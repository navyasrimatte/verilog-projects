==> flow/design.v <==
`timescale 1ns / 1ps
 module fraction_multiplication (CLK, St, Mplier, Mcand, Product, Done);
 input CLK;
 input St;
 input[3:0] Mplier;
 input[3:0] Mcand;
 output[6:0] Product;
 output Done;
 reg[2:0] State;
 reg[3:0] A;
 reg[3:0] B;
 reg[3:0] addout;
 initial
 begin
 State = 0;
 end
 always @(posedge CLK)
 begin
 case (State)
 0 :
 begin
 if (St == 1'b1)
 begin
 A <= 4'b0000 ;
 B <= Mplier ;
   State <= 1 ;
 end
 else
 State <= 0;
 end
 1, 2, 3 :
 begin
 if (B[0] == 1'b1)
 begin
 addout = A + Mcand;
 A <= {Mcand[3], addout[3:1]} ;
 B <= {addout[0], B[3:1]} ;
 end
 else
 begin
 A <= {A[3], A[3:1]} ;
 B <= {A[0], B[3:1]} ;
 end
 State <= State + 1 ;
 end
 4 :
 begin
 if (B[0] == 1'b1)
 begin
 addout = A + ~Mcand + 1;
 A <= {~Mcand[3], addout[3:1]} ;
 B <= {addout[0], B[3:1]} ;
 end
 else
 begin
 A <= {A[3], A[3:1]} ;
 B <= {A[0], B[3:1]} ;
 end
 State <= 5 ;
 end
 5 :
 begin
 State <= 0 ;
 end
 default :
 begin
 State <= 0 ;
 end
 endcase
 end
 assign Done = (State == 5) ? 1'b1 : 1'b0 ;
 assign Product = {A[2:0], B} ;
endmodule
Reports on fraction_multiplication
What the tools print for fraction_multiplication, step after step.
Line numbers count from 1 in the design file above.
Operators carry their Yosys type and port widths (W data, S select, Z words).
Library cell names are shortened.
The mark - stands for no value.

inputs
  top module = fraction_multiplication
  clock = CLK
  cell library = sky130hd
  corner = tt_025C_1v80

Word-level counts
Yosys after proc, flatten, opt, wreduce and memory -nomap, before mapping. Memory bits, and registers merged into a memory's read port (data or address), are not among the register bits. Print and check cells are not counted. Equal cells are merged and count once.

cells by class
  add/subtract/negate cells = 4
  multipliers = 0
  divide/modulo/power cells = 0
  $lt $le $gt $ge = 0
  equal/unequal tests = 8
  shift-type cells = 0
  muxes and demuxes = 11
  bitwise operators = 2
  reduce/logical cells = 5

operator list
  operator               count
  $pmux W4 S3            2
  $mux W4                6
  $pmux W3 S3            1
  $add A4 B4 Y4          2
  $ne A2 B2 Y1 const B   3
  $eq A3 B2 Y1 const B   2
  $eq A3 B3 Y1 const B   2
  $add A4 B1 Y4 const B  1
  $not A4 Y4             1
  $reduce_and A4 Y1      1
  $add A3 B1 Y3 const B  1
  $eq A3 B1 Y1 const B   1
  $logic_not A3 Y1       1
  $reduce_bool A3 Y1     1
  $reduce_or A3 Y1       1
  $reduce_and A2 Y1      1
  $mux W1                2
  $not A1 Y1             1

bit counts
  register bits after elaboration = 11
  latch bits = 0
  bits in writable memories = 0
  bits in read-only memories = 0
  word width x clocked read ports = 0
  memories kept = 0
  bits of input ports = 10

Depth
Yosys ltp: most cells in a row. Word level: on the elaborated netlist, between registers, memories and ports. Mapped: between sequential cells and ports; inverters and the memories' decode and read muxes count.

logic depth
  depth in word-level cells = 5
  ABC_AREA = 0
  gate-level depth with buffers = 7
  depth with buffers taken out = 7

Netlist
Yosys stat after the flow's synthesis: flattened, memories mapped to cells. It holds for the ABC_AREA given above (unset counts as 0); a run with the other value may have another netlist.
Totals and module areas in this step are rounded.

mapped netlist
  cells in the netlist = 89
  mapped area = 882 um2
  flip-flops = 11

cell types
  type       count  area in all (um2)
  edfxtp_1   8      240.23
  ha_1       11     137.632
  nand2_1    18     67.565
  dfxtp_1    3      60.058
  fa_1       2      40.038
  o21ai_1    6      30.029
  inv_1      7      26.275
  buf_4      3      22.522
  o31ai_4    1      21.27
  xnor2_1    2      17.517
  o21ba_4    1      16.266
  a2bb2oi_2  1      15.014
  o21ai_0    3      15.014
  and2_1     2      12.512
  nor2_2     2      12.512
  nor2b_1    2      12.512
  o22ai_2    1      12.512
  buf_6      1      11.261

Other cell types: 13; their cells: 15.

Worst setup path after synthesis
OpenSTA on the mapped netlist: ideal clock, no wires. The path of least setup slack (recovery checks aside). Input and output delay are each 20% of the period. Register names are those of the netlist, which keeps one name where synthesis merged equal registers.

timing post-synthesis
  path kind = flip-flop to flip-flop
  start = reg A[1]
  end = reg A[2]
  period = 2.02 ns
  arrival time = 1.472 ns
  slack = 0.290 ns
  path delay = 1.730 ns
  stages = 7
  buffers on the path = 0
  period reached after synthesis = 1.73 ns

"path delay" = arrival - input delay + setup time.
"stages": output pins that drive a net of the path, with the launching flip-flop's if there is one; two outputs of one cell count as two.
"period reached after synthesis" = period - worst setup slack (recovery checks aside). The figure is calculated, with input and output delays left at 20% of the set period.
Between the ends stands the longest chain of elaborated cells between them, by number of cells; it is not shown to be the way that was timed. Of several equally long chains one is given.
A line is the first line of the expression or statement that the cell stems from. Yosys adds cells for indexed reads and writes and turns some case tables into memories.
A register here has more assigning lines than the two given.

between the ends, post-synthesis
  cells stage by stage = edfxtp_1 -> ha_1 -> nor2b_1 -> o31ai_4 -> xnor2_1 -> o22ai_2 -> a2bb2oi_2
  cells in the longest elaborated chain = 4
  elaborated cells between the ends (all ways) = 6
  source lines of those cells = 5
  those cells by class = add/sub (3); mux (3)

RTL lines, path post-synthesis
  element        line  text
  from (decl)    10    reg[3:0] A;
  from (assign)  36    A <= {Mcand[3], addout[3:1]} ;
  from (assign)  41    A <= {A[3], A[3:1]} ;
  $add A4 B4 Y4  50    addout = A + ~Mcand + 1;
  $add A4 B1 Y4  50
  $mux W4        48    if (B[0] == 1'b1)
  $pmux W4 S3    19    case (State)
  to (assign)    36
  to (assign)    41
  to (decl)      10

Timing after layout
From the final timing report of record 2: the path of least setup slack in the routed layout; clock arrival at registers is part of the times.

timing post-layout
  path kind = input port to flip-flop
  start = in Mcand[1]
  end = reg A[2]
  period = 2.66 ns
  arrival time = 2.30 ns
  slack = 0.35 ns
  stages = 8
  buffers on the path = 1

Between the ends stands the longest chain of elaborated cells between them, by number of cells; it is not shown to be the way that was timed. Of several equally long chains one is given.
A register here has more assigning lines than the two given.

between the ends, post-layout
  cells stage by stage = clkdlybuf4s50_1 -> inv_1 -> ha_1 -> nor2b_1 -> o31ai_4 -> xnor2_1 -> o22ai_2 -> a2bb2oi_2
  cells in the longest elaborated chain = 5
  elaborated cells between the ends (all ways) = 7
  source lines of those cells = 5
  those cells by class = add/sub (3); mux (3); logic (1)

RTL lines, path post-layout
  element        line  text
  from (decl)    6     input[3:0] Mcand;
  $not A4 Y4     50    addout = A + ~Mcand + 1;
  $add A4 B4 Y4  50
  $add A4 B1 Y4  50
  $mux W4        48    if (B[0] == 1'b1)
  $pmux W4 S3    19    case (State)
  to (assign)    36    A <= {Mcand[3], addout[3:1]} ;
  to (assign)    41    A <= {A[3], A[3:1]} ;
  to (decl)      10    reg[3:0] A;

==> results <==
Module fraction_multiplication, platform sky130hd: 2 stored runs of the flow (Yosys, OpenROAD) with differing settings, in no particular order. Input and output delays are each 20% of the period that was set; the output load is 0.01 pF.
"period reached" = clock period - worst setup slack. The figure is calculated, with input and output delays left at 20% of the set period.
"worst path time" is the time allowed to the run's worst setup path (the clock period less input and output delay, where it has them) less its slack. Clock arrival times count: a late capture clock shortens it, a late launch clock lengthens it.
"total power of the final layout": no workload was simulated; the value follows from the tool's default switching activity.
Values from the reports are rounded here.
A setting shown as . is not set for that run.
Results: . = not shown.

item                                       record 1  record 2
period_ns                                  1.06      2.66
CORE_UTILIZATION                           71        30
SETUP_SLACK_MARGIN                         -0.09     .
PLACE_DENSITY_LB_ADDON                     0.03      0.08
CORE_ASPECT_RATIO                          1.78      1.55
CORE_MARGIN                                7         2
CELL_PAD_IN_SITES_DETAIL_PLACEMENT         2         2
ABC_AREA                                   1         .
GPL_ROUTABILITY_DRIVEN                     0         1
CAP_MARGIN                                 35        20
MIN_ROUTING_LAYER                          met1      met2
SLEW_MARGIN                                20        20
CTS_CLUSTER_SIZE                           .         17
MAX_ROUTING_LAYER                          .         met4
die outline area (um2)                     .         3400
period reached (ns)                        .         2.312
total power of the final layout (W)        .         0.00156
worst hold slack in the final report (ns)  .         0.510
area of the synthesized netlist (um2)      .         882
setup slack of the critical path (ns)      .         0.348
worst path time (ns)                       .         1.78
kind of the worst setup path               .         input port to flip-flop
utilization after routing                  .         0.397
total negative slack (ns)                  .         0.000

Record 1: not finished: floorplanning ended with error PDN-0185
